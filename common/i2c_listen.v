==> flow/design.v <==
module shift_register(in, out, clk, en, clr); 
	parameter DEPTH = 9;  
	input in;
	output reg [DEPTH-1:0] out;
	input clk, en, clr;
	initial begin
		out = 0;
	end
	always @(posedge clk) begin
		if(clr == 1'b1) begin
			out <= 0;
		end 
		else if(en == 1'b1) begin
			out <= (out << 1);
			out[0] <= in;
		end
	end
endmodule
module up_counter(en, clr, count, clk);
	parameter WIDTH = 8;
	parameter MAX = (1 << WIDTH) - 1;
	input en, clr, clk;
	(* KEEP = "TRUE"*) 
	output reg [WIDTH-1:0] count;
	initial begin 
		count = 0;
	end
	always @(posedge clk) begin
		if(clr) begin
			count <= 0;
		end
		else if(en && (count < MAX)) begin
 			count <= count + 1;
		end
	end
endmodule
module glitch_filter(in, out, clk);
	parameter filter_cycles = 5;
	input in, clk;
	output reg out;
	reg [filter_cycles - 1 : 0] filter;
	initial begin 
		filter = 0;
		out = 0;
	end 
	always @(posedge clk) begin 
		filter <= (filter << 1) | in;
		if((& filter) == 1) out <= 1;
		else if((| filter) == 0) out <= 0;
	end
endmodule  
module i2c_listen(sda_glitched, sda_out, scl_glitched, sysclk, byte_ready, sop, eot, 
				   scl_posedge, sda_posedge, sda_negedge);
	parameter I2C_WIDTH = 8 + 1; 
	input sda_glitched, scl_glitched, sysclk;
	output reg [I2C_WIDTH-1:0] sda_out;
	wire sda_in, scl;
	assign scl = scl_glitched;
	assign sda_in = sda_glitched;
	initial begin
		sda_out = 0;
	end
	output reg byte_ready, sop, eot;
	reg cnt_clr, cnt_en;
	reg shift_en;
	wire [7:0] count;
	wire [8:0] shift_out;
	up_counter counter(cnt_en, cnt_clr, count, sysclk);
	shift_register shift(sda_in, shift_out, sysclk,
						 shift_en, 1'b0);
	reg [2:0] state;
	parameter bus_init_wait = 0, wait_for_SOP = 1, SOP_caught = 2, sample_wait = 3, 
			  sampling = 4, end_of_byte = 5, EOT_caught = 6;
	reg prev_sda_0, prev_scl_0;
	output reg scl_posedge, sda_negedge, sda_posedge;
	initial begin
		prev_sda_0 = 0;  
		prev_scl_0 = 0;  
	end
	always @(posedge sysclk) begin
		sda_posedge <= sda_in & ~(prev_sda_0);
		sda_negedge <= ~(sda_in) & ( prev_sda_0);
		scl_posedge <= scl & ~(prev_scl_0);
		prev_scl_0 <= scl;
		prev_sda_0 <= sda_in;
	end
	reg prev_sda_old, prev_scl_old;
	initial begin
		state = bus_init_wait;
		prev_sda_old = 0; prev_scl_old = 0;
		scl_posedge = 0; sda_posedge = 0; sda_negedge = 0;
	end
	always @(posedge sysclk) begin
		case(state)
			bus_init_wait: begin
				if((sda_in == 1'b1) && (scl == 1'b1)) state <= wait_for_SOP;
				else state <= bus_init_wait;
			end
			wait_for_SOP: begin
				if((sda_in == 1'b0) && (scl == 1'b1)) state <= SOP_caught;
				else state <= wait_for_SOP;
			end
			SOP_caught: state <= sample_wait;
			sample_wait: begin
				if ((scl == 1'b1) && sda_posedge) state <= EOT_caught;
				else if((scl == 1'b1) && sda_negedge) state <= SOP_caught;
				else if(scl_posedge) state <= sampling;
				else state <= sample_wait;
			end
			sampling: begin
				if(count == (I2C_WIDTH-1)) state <= end_of_byte;
				else state <= sample_wait;
			end
			end_of_byte: begin 
				sda_out <= shift_out;
				state <= sample_wait;
			end
			EOT_caught: state <= wait_for_SOP;
		endcase 
		prev_scl_old <= scl;
		prev_sda_old <= sda_in;
	end
	always @* begin
		if(state == end_of_byte) byte_ready = 1'b1;
		else byte_ready = 1'b0;
		if(state == sampling) cnt_en = 1'b1;
		else cnt_en = 1'b0;
		if(state == sampling) shift_en = 1'b1;
		else shift_en = 1'b0;
		if((state == SOP_caught) || (state == end_of_byte)) cnt_clr = 1'b1;
		else cnt_clr = 1'b0;
		if(state == SOP_caught) sop = 1'b1;
		else sop = 1'b0;
		if(state == EOT_caught) eot = 1'b1;
		else eot = 1'b0;	
	end
endmodule
# Tool chain data of i2c_listen
# The steps from the RTL of i2c_listen to its reports follow in flow order.
# Line numbers count from 1 in the design file above.
# Operators: Yosys type, input widths -> output width; for muxes data width and select width s.
# Cell names lack the library's common part.
# Not given: -
# inputs
design	i2c_listen
clock_port	sysclk
cell_library	sky130hd
corner	tt_025C_1v80

# Word level
# Yosys after proc, flatten, opt, wreduce and memory -nomap, before mapping. Memory bits, and registers merged into a memory's read port (data or address), are not among the register bits. Print and check cells are not counted. Equal cells are merged and count once.
# word_totals
ff_bits	34
latchBits	0
mem_bits_rw	0
mem_bits_ro	0
clocked_rd_ports_x_width	0
mem_count	0
inputBits	3
output_inout_bits	15
elab_cells	45
# op_classes
n_addsub	1
n_mul	0
div_mod_pow	0
n_cmp	1
equal	7
n_shift	0
mux	12
logic	6
reduce_and_logical	9
# ops
op	count
$pmux 3 s6	1
$mux 3	4
$eq 3x3->1 const B	3
$add 8x1->8 const B	1
$eq 8x4->1 const B	1
$lt 8x8->1 const B	1
$eq 3x2->1 const B	2
$reduce_bool 6->1	1
$mux 1	6
$logic_and 1x1->1	5
$and 1x1->1	3
$not 1->1	3
$eq 3x1->1 const B	1
$logic_not 3->1	1
$reduce_or 2->1	1
$mux 2	1
$logic_or 1x1->1	1

# Depth
# Depth = most cells in a row (Yosys ltp): at word level without a register or memory, in the mapped netlist without a sequential cell, where the memories' decode and read muxes count.
# logic_depth
word_depth	4
ABC_AREA	0
mapped_depth	6
depth_no_buf	6

# Mapped cells and area
# Source: synth_stat.txt of the flow (Yosys; design flattened, memories mapped). It holds for the ABC_AREA given above (unset counts as 0); a run with the other value may have another netlist.
# Totals and module areas in this step are rounded.
# types
cell	count	type_area_um2
edfxtp_1	21	630.605
dfxtp_1	13	260.25
xor2_1	4	35.034
nor2_1	8	30.029
ha_1	2	25.024
nand3_1	5	25.024
o211ai_4	1	21.27
o21ai_0	4	20.019
inv_1	5	18.768
nand2_1	5	18.768
nor2b_1	3	18.768
nor3b_4	1	18.768
or3_1	3	18.768
nor4b_1	2	17.517
a21oi_1	3	15.014
buf_4	2	15.014
a31oi_1	2	12.512
and2_1	2	12.512
# Not listed: further types 15, cells in them 17.
# synth_totals
cells	103
yosys_area_um2	1340
sequential_area_um2	891
ffs	34
n_buf	4
# The figures by module come from a second, unflattened synthesis with its own total; it is not the netlist above.
# hier_totals
hier_cells	129
area_unflattened_um2	1480
# Rows give one instance, submodules left out.
# by_module
mod	instances	n_cells	mod_area_um2	mod_seq_area_um2
i2c_listen	1	53	718	460
up_counter	1	47	438	160
shift_register	1	29	319	180

# Path before layout
# OpenSTA on the mapped netlist: ideal clock, no wires. The path of least setup slack (recovery checks aside). Input and output delay are each 20% of the period. Register names are those of the netlist, which keeps one name where synthesis merged equal registers.
# synth_timing
kind	register to register
startpoint	register state[1]
endpoint	register counter.count[5]
clock_period_ps	2560
setup_ps	70
launch_ps	0
arrival_time_ps	1624
required_time_ps	2490
setup_slack_ps	866
path_delay_ps	1694
driving_pins	6
n_path_buf	1
synth_period_reached_ps	1694
# "path_delay_ps" is the arrival time less input delay plus setup time.
# "driving_pins": output pins that drive a net of the path, with the launching flip-flop's if there is one; two outputs of one cell count as two.
# "synth_period_reached_ps" is the clock period less the worst setup slack; recovery checks do not enter. This is arithmetic on one report: input and output delays are still those of the set period (20% each).
# The rows between start and end are the longest chain of elaborated cells between them; the timing report does not say that the signal goes this way. Where chains are equally long, one stands for them.
# A line is the first line of the expression or statement that the cell stems from. Yosys adds cells for indexed reads and writes and turns some case tables into memories.
# A register here has more assigning lines than the two given.
# synth_via
cell_sequence	edfxtp_1 > buf_6 > nor3b_4 > o211ai_4 > or3_1 > a21oi_1
elab_chain_len	3
cells_between	7
classes_between	eq/ne (3); mux (2); reduce/logical (2)
# synth_rtl
element	line_no	text
from (decl)	71	reg [2:0] state;
from (assign)	96	if((sda_in == 1'b1) && (scl == 1'b1)) state <= wait_for_SOP;
from (assign)	97	else state <= bus_init_wait;
$eq 3x3->1	126	if(state == sampling) cnt_en = 1'b1;
$mux 1	126
$logic_and 1x1->1	32	else if(en && (count < MAX)) begin
to (assign)	30	count <= 0;
to (assign)	33	count <= count + 1;
to (decl)	24	output reg [WIDTH-1:0] count;

# Path in the finished layout
# From the final timing report of flow run 1: the path of least setup slack in the routed layout; clock arrival at registers is part of the times.
# The report prints the path's times to 10 ps; the period is as set.
# layout_timing
kind	register to output
startpoint	register state[0]
endpoint	output port eot
clock_period_ps	2290
output_delay_ps	460
launch_ps	280
arrival_time_ps	1460
required_time_ps	1830
setup_slack_ps	370
driving_pins	4
n_path_buf	2
# The rows between start and end are the longest chain of elaborated cells between them; the timing report does not say that the signal goes this way. Where chains are equally long, one stands for them.
# A register here has more assigning lines than the two given.
# layout_via
cell_sequence	edfxtp_1 > buf_4 > nor2_1 > clkdlybuf4s50_1
elab_chain_len	2
cells_between	2
classes_between	eq/ne (1); mux (1)
# layout_rtl
element	line_no	text
from (decl)	71	reg [2:0] state;
from (assign)	96	if((sda_in == 1'b1) && (scl == 1'b1)) state <= wait_for_SOP;
from (assign)	97	else state <= bus_init_wait;
$eq 3x3->1	134	if(state == EOT_caught) eot = 1'b1;
$mux 1	134
to (decl)	63	output reg byte_ready, sop, eot;

# Top module i2c_listen; platform sky130hd; tools Yosys and OpenROAD; 2 stored runs in no particular order. Input and output delays are each 20% of the period that was set; the output load is 0.01 pF.
# "period_reached_ps": clock period set for the run, less the worst setup slack. It is reckoned from that one timing run; input and output delays stay at 20% of the period that was set.
# "worst_path_time_ps" is the time allowed to the run's worst setup path (the clock period less input and output delay, where it has them) less its slack. Clock arrival times count: a late capture clock shortens it, a late launch clock lengthens it.
# "power.total_mw" rests on the timing tool's default activity at the inputs, not on a simulated workload.
# "worst_path_time_ps" is given in steps of 10 ps.
# The measured numbers are rounded.
# A setting shown as . is not set for that run.
# Among the results, . means that no value is shown for the run.
setting or result,flow run 1,flow run 2
period_ns,2.29,1.37
CORE_UTILIZATION,30,69
SETUP_SLACK_MARGIN,0.23,-0.04
PLACE_DENSITY_LB_ADDON,0.14,0.24
CORE_MARGIN,4,2
CELL_PAD_IN_SITES_GLOBAL_PLACEMENT,2,2
TNS_END_PERCENT,80,.
ABC_AREA,0,.
GPL_TIMING_DRIVEN,0,1
GPL_ROUTABILITY_DRIVEN,0,.
CTS_CLUSTER_DIAMETER,117,24
MAX_ROUTING_LAYER,met4,met4
CAP_MARGIN,20,20
SLEW_MARGIN,20,20
CELL_PAD_IN_SITES_DETAIL_PLACEMENT,.,0
CTS_CLUSTER_SIZE,.,23
synthArea_um2,1340,.
die_um2,5610,.
post_route_stdcell_area_um2,1700,.
post_route_util_pct,39.1,.
fin_ws_ps,372,.
setup_tns_ps,0,.
fin_hold_ws_ps,400,.
power.total_mw,1.62,.
period_reached_ps,1918,.
worst_path_time_ps,1460,.
path_kind,register to output,.
# Flow run 2: did not finish, placement stopped with FLW-0024
